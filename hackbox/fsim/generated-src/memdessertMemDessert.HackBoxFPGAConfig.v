==> flow/design.v <==
module memdessertQueue(input clk, input reset,
    output io_enq_ready,
    input  io_enq_valid,
    input [127:0] io_enq_bits_data,
    input [5:0] io_enq_bits_tag,
    input  io_deq_ready,
    output io_deq_valid,
    output[127:0] io_deq_bits_data,
    output[5:0] io_deq_bits_tag,
    output[2:0] io_count
);
  wire[2:0] T0;
  wire[1:0] ptr_diff;
  reg [1:0] R1;
  wire[1:0] T19;
  wire[1:0] T2;
  wire[1:0] T3;
  wire do_deq;
  reg [1:0] R4;
  wire[1:0] T20;
  wire[1:0] T5;
  wire[1:0] T6;
  wire do_enq;
  wire T7;
  wire ptr_match;
  reg  maybe_full;
  wire T21;
  wire T8;
  wire T9;
  wire[5:0] T10;
  wire[133:0] T11;
  reg [133:0] ram [3:0];
  wire[133:0] T12;
  wire[133:0] T13;
  wire[133:0] T14;
  wire[127:0] T15;
  wire T16;
  wire empty;
  wire T17;
  wire T18;
  wire full;
  assign io_count = T0;
  assign T0 = {T7, ptr_diff};
  assign ptr_diff = R4 - R1;
  assign T19 = reset ? 2'h0 : T2;
  assign T2 = do_deq ? T3 : R1;
  assign T3 = R1 + 2'h1;
  assign do_deq = io_deq_ready & io_deq_valid;
  assign T20 = reset ? 2'h0 : T5;
  assign T5 = do_enq ? T6 : R4;
  assign T6 = R4 + 2'h1;
  assign do_enq = io_enq_ready & io_enq_valid;
  assign T7 = maybe_full & ptr_match;
  assign ptr_match = R4 == R1;
  assign T21 = reset ? 1'h0 : T8;
  assign T8 = T9 ? do_enq : maybe_full;
  assign T9 = do_enq != do_deq;
  assign io_deq_bits_tag = T10;
  assign T10 = T11[3'h5:1'h0];
  assign T11 = ram[R1];
  assign T13 = T14;
  assign T14 = {io_enq_bits_data, io_enq_bits_tag};
  assign io_deq_bits_data = T15;
  assign T15 = T11[8'h85:3'h6];
  assign io_deq_valid = T16;
  assign T16 = empty ^ 1'h1;
  assign empty = ptr_match & T17;
  assign T17 = maybe_full ^ 1'h1;
  assign io_enq_ready = T18;
  assign T18 = full ^ 1'h1;
  assign full = ptr_match & maybe_full;
  always @(posedge clk) begin
    if(reset) begin
      R1 <= 2'h0;
    end else if(do_deq) begin
      R1 <= T3;
    end
    if(reset) begin
      R4 <= 2'h0;
    end else if(do_enq) begin
      R4 <= T6;
    end
    if(reset) begin
      maybe_full <= 1'h0;
    end else if(T9) begin
      maybe_full <= do_enq;
    end
    if (do_enq)
      ram[R4] <= T13;
  end
endmodule
module memdessertMemDesser(input clk, input reset,
    output io_narrow_req_ready,
    input  io_narrow_req_valid,
    input [15:0] io_narrow_req_bits,
    output io_narrow_resp_valid,
    output[15:0] io_narrow_resp_bits,
    input  io_wide_req_cmd_ready,
    output io_wide_req_cmd_valid,
    output[25:0] io_wide_req_cmd_bits_addr,
    output[5:0] io_wide_req_cmd_bits_tag,
    output io_wide_req_cmd_bits_rw,
    input  io_wide_req_data_ready,
    output io_wide_req_data_valid,
    output[127:0] io_wide_req_data_bits_data,
    output io_wide_resp_ready,
    input  io_wide_resp_valid,
    input [127:0] io_wide_resp_bits_data,
    input [5:0] io_wide_resp_bits_tag
);
  wire T0;
  reg [3:0] recv_cnt;
  wire[3:0] T50;
  wire[3:0] T1;
  wire[3:0] T2;
  wire[3:0] T3;
  wire[3:0] T4;
  wire[3:0] T5;
  wire T6;
  wire T7;
  wire T8;
  wire adone;
  wire T9;
  wire T10;
  reg [2:0] state;
  wire[2:0] T51;
  wire[2:0] T11;
  wire[2:0] T12;
  wire[2:0] T13;
  wire[2:0] T14;
  wire[2:0] T15;
  wire[2:0] T16;
  wire[2:0] T17;
  wire T18;
  wire T19;
  wire T20;
  wire T21;
  wire T22;
  wire T23;
  reg [1:0] data_recv_cnt;
  wire[1:0] T52;
  wire[1:0] T24;
  wire[1:0] T25;
  wire[1:0] T26;
  wire[1:0] T27;
  wire T28;
  wire T29;
  wire T30;
  wire ddone;
  wire T31;
  wire T32;
  wire rdone;
  wire T33;
  wire[127:0] T34;
  reg [143:0] in_buf;
  wire[143:0] T35;
  wire[143:0] T36;
  wire[127:0] T37;
  wire T38;
  wire T39;
  wire[47:0] req_cmd;
  wire[5:0] T40;
  wire[25:0] T41;
  wire T42;
  wire[15:0] T53;
  wire[133:0] T43;
  wire[8:0] T44;
  wire[133:0] T45;
  wire[133:0] T46;
  wire T47;
  wire T48;
  wire T49;
  wire dataq_io_enq_ready;
  wire dataq_io_deq_valid;
  wire[127:0] dataq_io_deq_bits_data;
  wire[5:0] dataq_io_deq_bits_tag;
  assign T0 = recv_cnt == 4'h8;
  assign T50 = reset ? 4'h0 : T1;
  assign T1 = rdone ? 4'h0 : T2;
  assign T2 = T30 ? 4'h0 : T3;
  assign T3 = T8 ? 4'h0 : T4;
  assign T4 = T6 ? T5 : recv_cnt;
  assign T5 = recv_cnt + 4'h1;
  assign T6 = T7 | io_narrow_resp_valid;
  assign T7 = io_narrow_req_valid & io_narrow_req_ready;
  assign T8 = T10 & adone;
  assign adone = io_narrow_req_valid & T9;
  assign T9 = recv_cnt == 4'h2;
  assign T10 = state == 3'h0;
  assign T51 = reset ? 3'h0 : T11;
  assign T11 = T28 ? 3'h0 : T12;
  assign T12 = T22 ? 3'h0 : T13;
  assign T13 = T20 ? 3'h2 : T14;
  assign T14 = T30 ? 3'h3 : T15;
  assign T15 = T18 ? T17 : T16;
  assign T16 = T8 ? 3'h1 : state;
  assign T17 = io_wide_req_cmd_bits_rw ? 3'h2 : 3'h4;
  assign T18 = T19 & io_wide_req_cmd_ready;
  assign T19 = state == 3'h1;
  assign T20 = T21 & io_wide_req_data_ready;
  assign T21 = state == 3'h3;
  assign T22 = T20 & T23;
  assign T23 = data_recv_cnt == 2'h3;
  assign T52 = reset ? 2'h0 : T24;
  assign T24 = rdone ? T27 : T25;
  assign T25 = T20 ? T26 : data_recv_cnt;
  assign T26 = data_recv_cnt + 2'h1;
  assign T27 = data_recv_cnt + 2'h1;
  assign T28 = rdone & T29;
  assign T29 = data_recv_cnt == 2'h3;
  assign T30 = T32 & ddone;
  assign ddone = io_narrow_req_valid & T31;
  assign T31 = recv_cnt == 4'h7;
  assign T32 = state == 3'h2;
  assign rdone = io_narrow_resp_valid & T33;
  assign T33 = recv_cnt == 4'h8;
  assign io_wide_resp_ready = dataq_io_enq_ready;
  assign io_wide_req_data_bits_data = T34;
  assign T34 = in_buf >> 5'h10;
  assign T35 = T6 ? T36 : in_buf;
  assign T36 = {io_narrow_req_bits, T37};
  assign T37 = in_buf[8'h8f:5'h10];
  assign io_wide_req_data_valid = T38;
  assign T38 = state == 3'h3;
  assign io_wide_req_cmd_bits_rw = T39;
  assign T39 = req_cmd[1'h0:1'h0];
  assign req_cmd = in_buf >> 7'h60;
  assign io_wide_req_cmd_bits_tag = T40;
  assign T40 = req_cmd[3'h6:1'h1];
  assign io_wide_req_cmd_bits_addr = T41;
  assign T41 = req_cmd[6'h20:3'h7];
  assign io_wide_req_cmd_valid = T42;
  assign T42 = state == 3'h1;
  assign io_narrow_resp_bits = T53;
  assign T53 = T43[4'hf:1'h0];
  assign T43 = T45 >> T44;
  assign T44 = recv_cnt * 5'h10;
  assign T45 = T46;
  assign T46 = {dataq_io_deq_bits_data, dataq_io_deq_bits_tag};
  assign io_narrow_resp_valid = dataq_io_deq_valid;
  assign io_narrow_req_ready = T47;
  assign T47 = T49 | T48;
  assign T48 = state == 3'h2;
  assign T49 = state == 3'h0;
  memdessertQueue dataq(.clk(clk), .reset(reset),
       .io_enq_ready( dataq_io_enq_ready ),
       .io_enq_valid( io_wide_resp_valid ),
       .io_enq_bits_data( io_wide_resp_bits_data ),
       .io_enq_bits_tag( io_wide_resp_bits_tag ),
       .io_deq_ready( T0 ),
       .io_deq_valid( dataq_io_deq_valid ),
       .io_deq_bits_data( dataq_io_deq_bits_data ),
       .io_deq_bits_tag( dataq_io_deq_bits_tag )
  );
  always @(posedge clk) begin
    if(reset) begin
      recv_cnt <= 4'h0;
    end else if(rdone) begin
      recv_cnt <= 4'h0;
    end else if(T30) begin
      recv_cnt <= 4'h0;
    end else if(T8) begin
      recv_cnt <= 4'h0;
    end else if(T6) begin
      recv_cnt <= T5;
    end
    if(reset) begin
      state <= 3'h0;
    end else if(T28) begin
      state <= 3'h0;
    end else if(T22) begin
      state <= 3'h0;
    end else if(T20) begin
      state <= 3'h2;
    end else if(T30) begin
      state <= 3'h3;
    end else if(T18) begin
      state <= T17;
    end else if(T8) begin
      state <= 3'h1;
    end
    if(reset) begin
      data_recv_cnt <= 2'h0;
    end else if(rdone) begin
      data_recv_cnt <= T27;
    end else if(T20) begin
      data_recv_cnt <= T26;
    end
    if(T6) begin
      in_buf <= T36;
    end
  end
endmodule
module memdessertMemDessert(input clk, input reset,
    output io_narrow_req_ready,
    input  io_narrow_req_valid,
    input [15:0] io_narrow_req_bits,
    output io_narrow_resp_valid,
    output[15:0] io_narrow_resp_bits,
    input  io_wide_req_cmd_ready,
    output io_wide_req_cmd_valid,
    output[25:0] io_wide_req_cmd_bits_addr,
    output[5:0] io_wide_req_cmd_bits_tag,
    output io_wide_req_cmd_bits_rw,
    input  io_wide_req_data_ready,
    output io_wide_req_data_valid,
    output[127:0] io_wide_req_data_bits_data,
    output io_wide_resp_ready,
    input  io_wide_resp_valid,
    input [127:0] io_wide_resp_bits_data,
    input [5:0] io_wide_resp_bits_tag
);
  wire x_io_narrow_req_ready;
  wire x_io_narrow_resp_valid;
  wire[15:0] x_io_narrow_resp_bits;
  wire x_io_wide_req_cmd_valid;
  wire[25:0] x_io_wide_req_cmd_bits_addr;
  wire[5:0] x_io_wide_req_cmd_bits_tag;
  wire x_io_wide_req_cmd_bits_rw;
  wire x_io_wide_req_data_valid;
  wire[127:0] x_io_wide_req_data_bits_data;
  wire x_io_wide_resp_ready;
  assign io_wide_resp_ready = x_io_wide_resp_ready;
  assign io_wide_req_data_bits_data = x_io_wide_req_data_bits_data;
  assign io_wide_req_data_valid = x_io_wide_req_data_valid;
  assign io_wide_req_cmd_bits_rw = x_io_wide_req_cmd_bits_rw;
  assign io_wide_req_cmd_bits_tag = x_io_wide_req_cmd_bits_tag;
  assign io_wide_req_cmd_bits_addr = x_io_wide_req_cmd_bits_addr;
  assign io_wide_req_cmd_valid = x_io_wide_req_cmd_valid;
  assign io_narrow_resp_bits = x_io_narrow_resp_bits;
  assign io_narrow_resp_valid = x_io_narrow_resp_valid;
  assign io_narrow_req_ready = x_io_narrow_req_ready;
  memdessertMemDesser x(.clk(clk), .reset(reset),
       .io_narrow_req_ready( x_io_narrow_req_ready ),
       .io_narrow_req_valid( io_narrow_req_valid ),
       .io_narrow_req_bits( io_narrow_req_bits ),
       .io_narrow_resp_valid( x_io_narrow_resp_valid ),
       .io_narrow_resp_bits( x_io_narrow_resp_bits ),
       .io_wide_req_cmd_ready( io_wide_req_cmd_ready ),
       .io_wide_req_cmd_valid( x_io_wide_req_cmd_valid ),
       .io_wide_req_cmd_bits_addr( x_io_wide_req_cmd_bits_addr ),
       .io_wide_req_cmd_bits_tag( x_io_wide_req_cmd_bits_tag ),
       .io_wide_req_cmd_bits_rw( x_io_wide_req_cmd_bits_rw ),
       .io_wide_req_data_ready( io_wide_req_data_ready ),
       .io_wide_req_data_valid( x_io_wide_req_data_valid ),
       .io_wide_req_data_bits_data( x_io_wide_req_data_bits_data ),
       .io_wide_resp_ready( x_io_wide_resp_ready ),
       .io_wide_resp_valid( io_wide_resp_valid ),
       .io_wide_resp_bits_data( io_wide_resp_bits_data ),
       .io_wide_resp_bits_tag( io_wide_resp_bits_tag )
  );
endmodule
Tool chain data of memdessertMemDessert
What the tools print for memdessertMemDessert, step after step.
Lines are those of the file above, counted from 1.
Operators: Yosys type, input widths -> output width; for muxes data width and select width s.
{"block": "inputs", "top_module": "memdessertMemDessert", "clock": "clk", "cell_library": "sky130hd", "lib_corner": "tt_025C_1v80"}

Elaborated design
Yosys after proc, flatten, opt, wreduce and memory -nomap, before mapping. Print and check cells are not counted. Equal cells are merged and count once.
Memory sizes are those after Yosys's memory passes, which may raise the word count (mostly to a power of two), join words into wider ones and drop unused or constant bits.
{"block": "bits", "regBits": 158, "ramBits": 536, "clocked_rd_ports_x_width": 134, "mem_count": 1, "inputBits": 156, "out_inout_bits": 182}
{"block": "mem_list", "name": "x.dataq.ram", "size": 4, "word_bits": 134, "read_ports": 1, "write_ports": 1, "line_no": 32, "source": "reg [133:0] ram [3:0];"}
{"block": "op_classes", "addsub": 4, "eq_ne": 9, "shifts": 1, "muxes": 12, "logic": 18, "reduce_logical": 9}
{"block": "ops", "op": "$shr 134x8->16", "n": 1}
{"block": "ops", "op": "$mux 134", "n": 1}
{"block": "ops", "op": "$mux 2", "n": 7}
{"block": "ops", "op": "$and 1x1->1", "n": 13}
{"block": "ops", "op": "$mux 3", "n": 3}
{"block": "ops", "op": "$reduce_or 4->1", "n": 2}
{"block": "ops", "op": "$add 2x1->2 const B", "n": 3}
{"block": "ops", "op": "$eq 3x2->1 const B", "n": 2}
{"block": "ops", "op": "$reduce_or 5->1", "n": 1}
{"block": "ops", "op": "$reduce_bool 2->1", "n": 2}
{"block": "ops", "op": "$add 4x1->4 const B", "n": 1}
{"block": "ops", "op": "$eq 4x2->1 const B", "n": 1}
{"block": "ops", "op": "$eq 4x3->1 const B", "n": 1}
{"block": "ops", "op": "$eq 4x4->1 const B", "n": 1}
{"block": "ops", "op": "$reduce_bool 4->1", "n": 1}
{"block": "ops", "op": "$not 1->1", "n": 3}
{"block": "ops", "op": "$eq 3x1->1 const B", "n": 1}
{"block": "ops", "op": "$logic_not 3->1", "n": 1}
{"block": "ops", "op": "$reduce_bool 3->1", "n": 1}
{"block": "ops", "op": "$reduce_or 3->1", "n": 1}
{"block": "ops", "op": "$or 1x1->1", "n": 2}
{"block": "ops", "op": "$eq 2x2->1", "n": 1}
{"block": "ops", "op": "$eq 2x2->1 const B", "n": 1}
{"block": "ops", "op": "$ne 1x1->1", "n": 1}
{"block": "ops", "op": "$mux 1", "n": 1}

Longest topological paths
Depth = most cells in a row (Yosys ltp): at word level without a register or memory, in the mapped netlist without a sequential cell, where the memories' decode and read muxes count.
{"block": "depth", "word_depth": 7, "ABC_AREA": 0, "ltp_mapped": 10, "mapped_depth_nobuf": 7}

After synthesis
Source: synth_stat.txt of the flow (Yosys; design flattened, memories mapped). It holds for the ABC_AREA given above (unset counts as 0); a run with the other value may have another netlist.
{"block": "synth_totals", "cells": 1213, "area_um2": 25598.3, "sequential_area_um2": 20279.4, "flip_flops": 681, "buffers": 91}
{"block": "types", "cell_type": "sky130_fd_sc_hd__edfxtp_1", "n": 664}
{"block": "types", "cell_type": "sky130_fd_sc_hd__mux4_2", "n": 96}
{"block": "types", "cell_type": "sky130_fd_sc_hd__mux2i_1", "n": 97}
{"block": "types", "cell_type": "sky130_fd_sc_hd__dfxtp_1", "n": 17}
{"block": "types", "cell_type": "sky130_fd_sc_hd__buf_4", "n": 37}
{"block": "types", "cell_type": "sky130_fd_sc_hd__a22o_1", "n": 24}
{"block": "types", "cell_type": "sky130_fd_sc_hd__nor2_1", "n": 53}
{"block": "types", "cell_type": "sky130_fd_sc_hd__a221oi_1", "n": 22}
{"block": "types", "cell_type": "sky130_fd_sc_hd__nand2_1", "n": 43}
{"block": "types", "cell_type": "sky130_fd_sc_hd__o22ai_1", "n": 22}
{"block": "types", "cell_type": "sky130_fd_sc_hd__ha_1", "n": 8}
{"block": "types", "cell_type": "sky130_fd_sc_hd__clkbuf_1", "n": 26}
{"block": "types", "cell_type": "sky130_fd_sc_hd__buf_6", "n": 7}
{"block": "types", "cell_type": "sky130_fd_sc_hd__buf_8", "n": 5}
{"block": "types", "cell_type": "sky130_fd_sc_hd__o31ai_2", "n": 6}
{"block": "types", "cell_type": "sky130_fd_sc_hd__buf_12", "n": 3}
{"block": "types", "cell_type": "sky130_fd_sc_hd__xnor2_1", "n": 6}
{"block": "types", "cell_type": "sky130_fd_sc_hd__nand4_1", "n": 8}
Not listed: further types 23, cells in them 69.
By module: a second synthesis without flattening, with its own total; a netlist apart from the flattened one above.
{"block": "hier_totals", "cells_unflattened": 1079, "hier_area_um2": 25527.0}
Rows give one instance, submodules left out.
{"block": "by_module", "module": "memdessertQueue", "instances": 1, "cells": 761, "area_um2": 19811.5, "mod_seq_area_um2": 16235.6}
{"block": "by_module", "module": "memdessertMemDesser", "instances": 1, "cells": 318, "area_um2": 5715.5, "mod_seq_area_um2": 4043.9}
{"block": "by_module", "module": "memdessertMemDessert", "instances": 1, "cells": 0, "area_um2": 0.0, "mod_seq_area_um2": 0.0}

Timing after synthesis
OpenSTA on the mapped netlist: ideal clock, no wires. The path of least setup slack (recovery checks aside). Input and output delay are each 20% of the period. Register names are those of the netlist, which keeps one name where synthesis merged equal registers.
{"block": "synth_path", "kind": "input to register", "startpoint": "in io_narrow_req_valid", "endpoint": "reg x.in_buf[100]", "clock_period_ps": 8810, "input_delay_ps": 1762, "launch_ps": 1762, "arrival_ps": 5439, "required_time_ps": 7071, "slack_ps": 1632, "delay_ps": 5416, "driving_pins": 2, "n_path_buf": 0, "synth_period_reached_ps": 7178}
"delay_ps" is the arrival time less input delay plus setup time.
"driving_pins" counts driving pins, that of a launching flip-flop among them; a cell with two outputs on the path counts twice.
"synth_period_reached_ps" = period - worst setup slack (recovery checks aside). The figure is calculated, with input and output delays left at 20% of the set period.
Between the ends stands the longest chain of elaborated cells between them, by number of cells; it is not shown to be the way that was timed. Of several equally long chains one is given.
A line is the first line of the expression or statement that the cell stems from. Yosys adds cells for indexed reads and writes and turns some case tables into memories.
{"block": "synth_via", "path_cell_list": "sky130_fd_sc_hd__o21ai_0 > sky130_fd_sc_hd__nand4_1", "elab_chain_cells": 2, "cells_between": 2, "cone_lines": 2, "classes_between": "logic (2)"}
{"block": "synth_lines", "item": "start, declared", "line_no": 296, "source": "input  io_narrow_req_valid,"}
{"block": "synth_lines", "item": "$and 1x1->1", "line_no": 185, "source": "assign T7 = io_narrow_req_valid & io_narrow_req_ready;"}
{"block": "synth_lines", "item": "$or 1x1->1", "line_no": 184, "source": "assign T6 = T7 | io_narrow_resp_valid;"}
{"block": "synth_lines", "item": "end, assigned", "line_no": 290, "source": "in_buf <= T36;"}
{"block": "synth_lines", "item": "end, declared", "line_no": 155, "source": "reg [143:0] in_buf;"}

Worst path after layout
Path of least setup slack in the final report of flow run 1 (OpenROAD, finished layout, wires in). Where an end is a register, its clock arrival counts in the times.
The path's times are printed in steps of 10 ps; the period is the one set.
{"block": "layout_path", "kind": "register to output", "startpoint": "reg x.recv_cnt[1]", "endpoint": "out io_narrow_resp_bits[1]", "clock_period_ps": 7610, "output_delay_ps": 1520, "launch_ps": 610, "arrival_ps": 3970, "required_time_ps": 6090, "slack_ps": 2120, "driving_pins": 10, "n_path_buf": 4}
Between the ends stands the longest chain of elaborated cells between them, by number of cells; it is not shown to be the way that was timed. Of several equally long chains one is given.
A register here has more assigning lines than the two given.
{"block": "layout_via", "path_cell_list": "sky130_fd_sc_hd__dfxtp_1 > sky130_fd_sc_hd__buf_2 > sky130_fd_sc_hd__nor2b_1 > sky130_fd_sc_hd__clkbuf_1 > sky130_fd_sc_hd__clkbuf_1 > sky130_fd_sc_hd__a22o_1 > sky130_fd_sc_hd__a221oi_1 > sky130_fd_sc_hd__o22ai_1 > sky130_fd_sc_hd__o31ai_2 > sky130_fd_sc_hd__clkdlybuf4s50_1", "elab_chain_cells": 1, "cells_between": 1, "cone_lines": 1, "classes_between": "shift (1)"}
{"block": "layout_lines", "item": "start, declared", "line_no": 112, "source": "reg [3:0] recv_cnt;"}
{"block": "layout_lines", "item": "start, assigned", "line_no": 257, "source": "recv_cnt <= 4'h0;"}
{"block": "layout_lines", "item": "start, assigned", "line_no": 259, "source": "recv_cnt <= 4'h0;"}
{"block": "layout_lines", "item": "$shr 134x8->16", "line_no": 236, "source": "assign T43 = T45 >> T44;"}
{"block": "layout_lines", "item": "end, declared", "line_no": 299, "source": "output[15:0] io_narrow_resp_bits,"}

--- measured runs ---
2 stored runs of memdessertMemDessert in the flow (synthesis by Yosys, layout by OpenROAD, sky130hd cells), in arbitrary order. Constraints: input delay and output delay 20% of the set period each, output load 0.01 pF.
"achievedPeriod_ps" = clock period - worst setup slack. The figure is calculated, with input and output delays left at 20% of the set period.
"design_power_uw" rests on the timing tool's default activity at the inputs, not on a simulated workload.

{"run": "flow run 1", "settings": { "period_ns": 7.61, "CORE_UTILIZATION": 22, "SETUP_SLACK_MARGIN": 1.53, "PLACE_DENSITY_LB_ADDON": 0.28, "CORE_MARGIN": 6, "CELL_PAD_IN_SITES_GLOBAL_PLACEMENT": 2, "ABC_AREA": 0, "GPL_TIMING_DRIVEN": 0, "CAP_MARGIN": 10, "SLEW_MARGIN": 20 }, "results": { "synth_area_um2": 25598.3, "die_footprint_um2": 124687.0, "post_route_stdcell_area_um2": 34023.9, "final_util_pct": 29.6, "fin_ws_ps": 2118, "fin_tns_ps": 0, "design_power_uw": 9730, "achievedPeriod_ps": 5492 }}
{"run": "flow run 2", "settings": { "period_ns": 11.6, "CORE_UTILIZATION": 61, "SETUP_SLACK_MARGIN": 1.8, "PLACE_DENSITY_LB_ADDON": 0.24, "CELL_PAD_IN_SITES_GLOBAL_PLACEMENT": 1, "TNS_END_PERCENT": 85, "CAP_MARGIN": 0, "SLEW_MARGIN": 15, "MAX_ROUTING_LAYER": "met5", "CORE_MARGIN": 2 }, "results": { "synth_area_um2": 25598.3, "die_footprint_um2": 43618.3, "post_route_stdcell_area_um2": 31281.3, "final_util_pct": 75.1, "fin_ws_ps": 4353, "fin_tns_ps": 0, "design_power_uw": 5880, "achievedPeriod_ps": 7247 }}
--- end ---
